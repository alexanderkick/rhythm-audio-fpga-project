==> flow/design.v <==
module  ball ( input Reset, frame_clk, BallEN,
					input [4:0] frame,
              output [9:0]  BallX, BallY, BallS,
              output miss_f, perfect_f, keep_on );
   logic [9:0] Ball_X_Pos, Ball_X_Motion, Ball_Y_Pos, Ball_Y_Motion, Ball_Size;
   parameter [9:0] Ball_X_Center= 640;   
   parameter [9:0] Ball_Y_Center= 0;   
   logic punch_flag;
   logic miss_flag;
   logic keep_moving;
   always_ff @ (posedge Reset or posedge frame_clk )
   begin
       if (Reset)   
       begin 
         Ball_Y_Motion <= 10'd0;  
         Ball_X_Motion <= 10'd0;  
         Ball_Y_Pos <= Ball_Y_Center;
         Ball_X_Pos <= Ball_X_Center;
         punch_flag <= 1'b0;
         miss_flag <= 1'b0;
         keep_moving <= 1'b0;
       end
      else if(BallEN) begin
        keep_moving <= 1'b1;
      end
      else if(!BallEN && !keep_moving) begin
         Ball_X_Motion <= 10'd0;
         Ball_Y_Motion <= 10'd0;
         Ball_X_Pos <= Ball_X_Center;
         Ball_Y_Pos <= Ball_Y_Center;
         punch_flag <= 1'b0;
         miss_flag <= 1'b0;
       end
      else if((Ball_X_Pos <= 100) || (Ball_X_Pos >= 750) || (Ball_Y_Pos >= 460)) begin
           Ball_X_Pos <= Ball_X_Center;
           Ball_Y_Pos <= Ball_Y_Center;
           Ball_X_Motion <= 0;
           Ball_Y_Motion <= 0;
           punch_flag <= 1'b0;
           miss_flag <= 1'b0;
           keep_moving <= 1'b0;
        end
      else if((((Ball_Y_Pos >= 255) && (Ball_Y_Pos <= 290)) && ((frame == 5'b00001) || (frame == 5'b00100)) || punch_flag) && !miss_flag) begin
               punch_flag <= 1'b1;
               Ball_X_Motion <= 30;
               Ball_Y_Motion <= 0;
               Ball_Y_Pos <= (Ball_Y_Pos + Ball_Y_Motion);   
               Ball_X_Pos <= (Ball_X_Pos + Ball_X_Motion);
           end
      else if(((((Ball_Y_Pos >= 230) && (Ball_Y_Pos <= 255)) || ((Ball_Y_Pos >= 290) && (Ball_Y_Pos <= 310))) && ((frame == 5'b00001) || (frame == 5'b00100)) || miss_flag) && !punch_flag) begin
             miss_flag <= 1'b1;
             Ball_X_Motion <= 5;
             Ball_Y_Motion <= 12;
             Ball_Y_Pos <= (Ball_Y_Pos + Ball_Y_Motion);   
             Ball_X_Pos <= (Ball_X_Pos + Ball_X_Motion);
       end
      else if(Ball_X_Pos <= 320)begin
               Ball_Y_Motion <= 20;
               Ball_Size <= 26;
               Ball_X_Motion <= -12;
               Ball_Y_Pos <= (Ball_Y_Pos + Ball_Y_Motion);   
             Ball_X_Pos <= (Ball_X_Pos + Ball_X_Motion);
             end
      else if(Ball_X_Pos <= 360)begin
             Ball_Y_Motion <= 17;
             Ball_Size <= 30;
             Ball_X_Motion <= -12;
             Ball_Y_Pos <= (Ball_Y_Pos + Ball_Y_Motion);   
             Ball_X_Pos <= (Ball_X_Pos + Ball_X_Motion);
           end
      else if(Ball_X_Pos <= 400)begin
               Ball_Y_Motion <= 12;
               Ball_Size <= 37;
               Ball_X_Motion <= -12;
               Ball_Y_Pos <= (Ball_Y_Pos + Ball_Y_Motion);   
             Ball_X_Pos <= (Ball_X_Pos + Ball_X_Motion);
             end
      else if(Ball_X_Pos <= 440)begin
             Ball_Y_Motion <= 9;
             Ball_Size <= 42;
             Ball_X_Motion <= -12;
             Ball_Y_Pos <= (Ball_Y_Pos + Ball_Y_Motion);   
             Ball_X_Pos <= (Ball_X_Pos + Ball_X_Motion);
           end
      else if(Ball_X_Pos <= 480)begin
               Ball_Y_Motion <= 8;
               Ball_Size <= 46;
               Ball_X_Motion <= -12;
               Ball_Y_Pos <= (Ball_Y_Pos + Ball_Y_Motion);   
             Ball_X_Pos <= (Ball_X_Pos + Ball_X_Motion);
             end
      else if(Ball_X_Pos <= 520)begin
               Ball_Y_Motion <= 6;
               Ball_Size <= 49;
               Ball_X_Motion <= -12;
               Ball_Y_Pos <= (Ball_Y_Pos + Ball_Y_Motion);   
             Ball_X_Pos <= (Ball_X_Pos + Ball_X_Motion);
           end
      else if(Ball_X_Pos <= 560)begin
             Ball_Y_Motion <= 4;
             Ball_Size <= 52;
             Ball_X_Motion <= -12;
             Ball_Y_Pos <= (Ball_Y_Pos + Ball_Y_Motion);   
             Ball_X_Pos <= (Ball_X_Pos + Ball_X_Motion);
           end
      else if(Ball_X_Pos <= 600)begin
             Ball_Y_Motion <= 2;
             Ball_Size <= 54;
             Ball_X_Motion <= -12;
             Ball_Y_Pos <= (Ball_Y_Pos + Ball_Y_Motion);   
             Ball_X_Pos <= (Ball_X_Pos + Ball_X_Motion);
           end
      else begin
               Ball_Y_Motion <= 1;
               Ball_Size <= 55;
               Ball_X_Motion <= -12;
               Ball_Y_Pos <= (Ball_Y_Pos + Ball_Y_Motion);   
                Ball_X_Pos <= (Ball_X_Pos + Ball_X_Motion);
             end
   end
   assign BallX = Ball_X_Pos;
   assign BallY = Ball_Y_Pos;
   assign BallS = Ball_Size;
   assign miss_f = miss_flag;
   assign perfect_f = punch_flag;
   assign keep_on = keep_moving;
endmodule
**Step by step through the tools: ball**

The steps from the RTL of ball to its reports follow in flow order.
Lines are those of the file above, counted from 1.
Operators carry their Yosys type and port widths (W data, S select, Z words).
Library cell names are shortened.
The mark -- stands for no value.

- Top module: ball
- Clock: frame_clk
- Standard-cell library: sky130hd
- Corner: tt_025C_1v80

**Elaborated design**

Yosys after proc, flatten, opt, wreduce and memory -nomap, before mapping. Memory bits, and registers merged into a memory's read port (data or address), are not among the register bits. Print and check cells are not counted. Equal cells are merged and count once.

- Register bits after elaboration: 53
- Output and inout bits: 33
- Input bits: 8
- Cells after elaboration: 103

- $add $sub $neg: 2
- Equal/unequal tests: 4
- Reduce/logical cells: 27
- $lt $le $gt $ge: 17
- Bitwise operators: 6
- Mux-type cells: 37

Operator list:

| cell | count |
|---|---|
| $mux W10 | 8 |
| $le A10 B9 Y1 const B | 7 |
| $mux W5 | 9 |
| $le A10 B10 Y1 const B | 3 |
| $add A10 B10 Y10 | 2 |
| $ge A10 B8 Y1 const B | 2 |
| $ge A10 B9 Y1 const B | 2 |
| $mux W4 | 3 |
| $mux W3 | 4 |
| $mux W1 | 11 |
| $ge A10 B10 Y1 const B | 1 |
| $le A10 B7 Y1 const B | 1 |
| $le A10 B8 Y1 const B | 1 |
| $logic_and A1 B1 Y1 | 8 |
| $reduce_or A7 Y1 | 1 |
| $logic_or A1 B1 Y1 | 6 |
| $not A1 Y1 | 6 |
| $reduce_bool A3 Y1 | 2 |
| $reduce_and A6 Y1 | 1 |
| $eq A5 B1 Y1 const B | 1 |
| $eq A5 B3 Y1 const B | 1 |
| $logic_not A1 Y1 | 4 |
| $reduce_and A2 Y1 | 2 |
| $mux W2 | 2 |
| $ne A3 B3 Y1 const B | 1 |
| $reduce_and A3 Y1 | 1 |
| $ne A2 B2 Y1 const B | 1 |
| $reduce_bool A2 Y1 | 1 |
| $reduce_or A2 Y1 | 1 |

**Depth**

Depth = most cells in a row (Yosys ltp): at word level without a register or memory, in the mapped netlist without a sequential cell, where the memories' decode and read muxes count.

- Word-level depth: 13
- ABC_AREA: 0
- Mapped depth: 8
- Depth with buffers taken out: 8

**Mapped cells and area**

Source: synth_stat.txt of the flow (Yosys; design flattened, memories mapped). It holds for the ABC_AREA given above (unset counts as 0); a run with the other value may have another netlist.

Cells by type:

| cell type | count | total area (um2) |
|---|---|---|
| dfrtp_1 | 31 | 775.744 |
| edfxtp_1 | 6 | 180.173 |
| ha_1 | 14 | 175.168 |
| a22o_1 | 17 | 148.893 |
| a21oi_1 | 22 | 110.106 |
| xnor2_1 | 9 | 78.826 |
| nor2_1 | 16 | 60.058 |
| dfstp_2 | 2 | 52.55 |
| nand2_1 | 14 | 52.55 |
| o21ai_0 | 10 | 50.048 |
| fa_1 | 2 | 40.038 |
| nor3_1 | 8 | 40.038 |
| a21o_1 | 5 | 37.536 |
| buf_4 | 5 | 37.536 |
| xor2_1 | 4 | 35.034 |
| inv_1 | 9 | 33.782 |
| a31oi_1 | 5 | 31.28 |
| and2_1 | 5 | 31.28 |

Not listed: further types 46, cells in them 80.

- Buffers: 18
- Synthesis area: 2585.0 um2
- Mapped flip-flops: 39
- Cells in the netlist: 264
- Sequential part of the area: 1008.5 um2

**Path before layout**

Source: OpenSTA report_checks on the synthesized netlist (no wires, ideal clock, input and output delay 20% of the period each), path of least setup slack; recovery checks are left aside. Register names are those of the netlist, which keeps one name where synthesis merged equal registers.

- Path kind: input-to-reg
- From: input port BallEN
- To: register Ball_Size[0]
- Setup slack: 1195 ps
- Clock period: 3910 ps
- External input delay: 782 ps
- Time at the first pin: 782 ps
- Data arrival time: 2339 ps
- Path delay: 1934 ps
- Stages: 5
- Required time: 3533 ps
- Buffers on the path: 0
- Library setup time: 377 ps
- Period reached after synthesis: 2715 ps

"path delay" = arrival - input delay + setup time.
"stages": output pins that drive a net of the path, with the launching flip-flop's if there is one; two outputs of one cell count as two.
"period reached after synthesis" is the clock period less the worst setup slack; recovery checks do not enter. This is arithmetic on one report: input and output delays are still those of the set period (20% each).
Between the ends stands the longest chain of elaborated cells between them, by number of cells; it is not shown to be the way that was timed. Of several equally long chains one is given.
Each line given opens the expression or statement behind the cell; cells for indexed reads and writes are added by Yosys, which also makes memories of some case tables.
A register here has more assigning lines than the two given.

- Path through: or3b_1 -> a41o_1 -> a211oi_4 -> nand2_4 -> nor3_1
- Cells in the longest elaborated chain: 4
- Elaborated cells on any way between the ends: 5
- Source lines of those cells: 1
- Classes of those cells: logic (2); reduce/logical (3)

RTL lines, path post-synthesis:

| item | line | source |
|---|---|---|
| from (decl) | 1 | `module  ball ( input Reset, frame_clk, BallEN,` |
| $logic_not A1 Y1 | 26 | `else if(!BallEN && !keep_moving) begin` |
| $logic_and A1 B1 Y1 | 26 |  |
| $not A1 Y1 | -- |  |
| $reduce_and A6 Y1 | -- |  |
| to (assign) | 59 | `Ball_Size <= 26;` |
| to (assign) | 66 | `Ball_Size <= 30;` |
| to (decl) | 5 | `logic [9:0] Ball_X_Pos, Ball_X_Motion, Ball_Y_Pos, Ball_Y_Motion, Ball_Size;` |

**Timing after layout**

Path of least setup slack in the final report of record 1 (OpenROAD, finished layout, wires in). Where an end is a register, its clock arrival counts in the times.
The report prints the path's times to 10 ps; the period is as set.

- Path kind: reg-to-reg
- From: register Ball_Y_Pos[0]
- To: register Ball_Y_Pos[8]
- Time at the first pin: 300 ps
- Stages: 9
- Data arrival time: 2430 ps
- Clock period: 2380 ps
- Setup slack: 140 ps
- Library setup time: 100 ps
- Required time: 2570 ps
- Buffers on the path: 0

Between the ends stands the longest chain of elaborated cells between them, by number of cells; it is not shown to be the way that was timed. Of several equally long chains one is given.
A register here has more assigning lines than the two given.

- Path through: dfrtp_1 -> ha_1 -> fa_1 -> a21o_1 -> a21oi_1 -> nor2b_1 -> o211a_1 -> a31o_2 -> and2_1
- Cells in the longest elaborated chain: 4
- Elaborated cells on any way between the ends: 5
- Classes of those cells: add/sub (1); compare (1); mux (2); reduce/logical (1)

RTL lines, path post-layout:

| item | line | source |
|---|---|---|
| from (decl) | 5 | `logic [9:0] Ball_X_Pos, Ball_X_Motion, Ball_Y_Pos, Ball_Y_Motion, Ball_Size;` |
| from (assign) | 17 | `Ball_Y_Pos <= Ball_Y_Center;` |
| from (assign) | 30 | `Ball_Y_Pos <= Ball_Y_Center;` |
| $ge A10 B9 Y1 | 34 | `else if((Ball_X_Pos <= 100) \|\| (Ball_X_Pos >= 750) \|\| (Ball_Y_Pos >= 460)) begin` |
| $logic_or A1 B1 Y1 | 34 |  |
| $mux W10 | 34 |  |
| $mux W10 | 26 | `else if(!BallEN && !keep_moving) begin` |
| to (assign) | 17 |  |
| to (assign) | 30 |  |
| to (decl) | 5 |  |

Subject: ball on sky130hd, stored results

Hello all,

ball through Yosys and OpenROAD on sky130hd: 2 stored runs, unordered, with their settings and measured results. The constraints put input and output delay at 20% of the set period each and load the outputs with 0.01 pF.
"achieved clock period" means the clock period less the worst setup slack. The figure is calculated, with input and output delays left at 20% of the set period.
"total power after layout" rests on the timing tool's default activity at the inputs, not on a simulated workload.

### Record 1

==> flow/run.sh <==
#!/bin/bash
# the make line also repeats the synthesis and layout settings of config.mk as NAME=value (left out here)
make -C /OpenROAD-flow-scripts/flow DESIGN_CONFIG=/design/flow/config.mk WORK_HOME=/design/flow/orfs CLKGATE_MAP_FILE= finish
==> flow/config.mk <==
export PLATFORM = sky130hd
export DESIGN_NAME = ball
export DESIGN_NICKNAME = ball
export VERILOG_FILES = /design/flow/design.v
export SDC_FILE = /design/flow/constraint.sdc
export NUM_CORES = 4
export LEC_CHECK = 0
export CAP_MARGIN = 20
export CORE_MARGIN = 2
export CORE_UTILIZATION = 40
export SLEW_MARGIN = 20
==> flow/constraint.sdc <==
create_clock -name core_clock -period 2.38 [get_ports {frame_clk}]
set_input_delay 0.4760 -clock core_clock [delete_from_list [all_inputs] [get_ports {frame_clk}]]
set_output_delay 0.4760 -clock core_clock [all_outputs]
set_load 0.01 [all_outputs]

Results of record 1:
- Full die area: 7121.7 um2
- Utilization after routing: 50.9%
- Setup slack of the worst path: 138 ps
- Chip area in the Yosys report: 2585.0 um2
- Total power after layout: 3834 uW
- Summed negative setup slack: 0 ps
- Achieved clock period: 2242 ps

### Record 2

==> flow/run.sh <==
#!/bin/bash
# the make line also repeats the synthesis and layout settings of config.mk as NAME=value (left out here)
make -C /OpenROAD-flow-scripts/flow DESIGN_CONFIG=/design/flow/config.mk WORK_HOME=/design/flow/orfs CLKGATE_MAP_FILE= finish
==> flow/config.mk <==
export PLATFORM = sky130hd
export DESIGN_NAME = ball
export DESIGN_NICKNAME = ball
export VERILOG_FILES = /design/flow/design.v
export SDC_FILE = /design/flow/constraint.sdc
export NUM_CORES = 4
export LEC_CHECK = 0
export ABC_AREA = 1
export CAP_MARGIN = 20
export CELL_PAD_IN_SITES_DETAIL_PLACEMENT = 1
export CORE_MARGIN = 2
export CORE_UTILIZATION = 39
export CTS_CLUSTER_DIAMETER = 259
export MIN_ROUTING_LAYER = met2
export PLACE_DENSITY_LB_ADDON = 0.02
export SETUP_SLACK_MARGIN = 0.38
export SLEW_MARGIN = 20
==> flow/constraint.sdc <==
create_clock -name core_clock -period 2.14 [get_ports {frame_clk}]
set_input_delay 0.4280 -clock core_clock [delete_from_list [all_inputs] [get_ports {frame_clk}]]
set_output_delay 0.4280 -clock core_clock [all_outputs]
set_load 0.01 [all_outputs]

Results of record 2:
- Summed negative setup slack: 0 ps
- Achieved clock period: 1889 ps
- Setup slack of the worst path: 251 ps
- Chip area in the Yosys report: 2783.9 um2
- Total power after layout: 5763 uW
- Full die area: 7830.5 um2
- Utilization after routing: 61.2%

Thanks
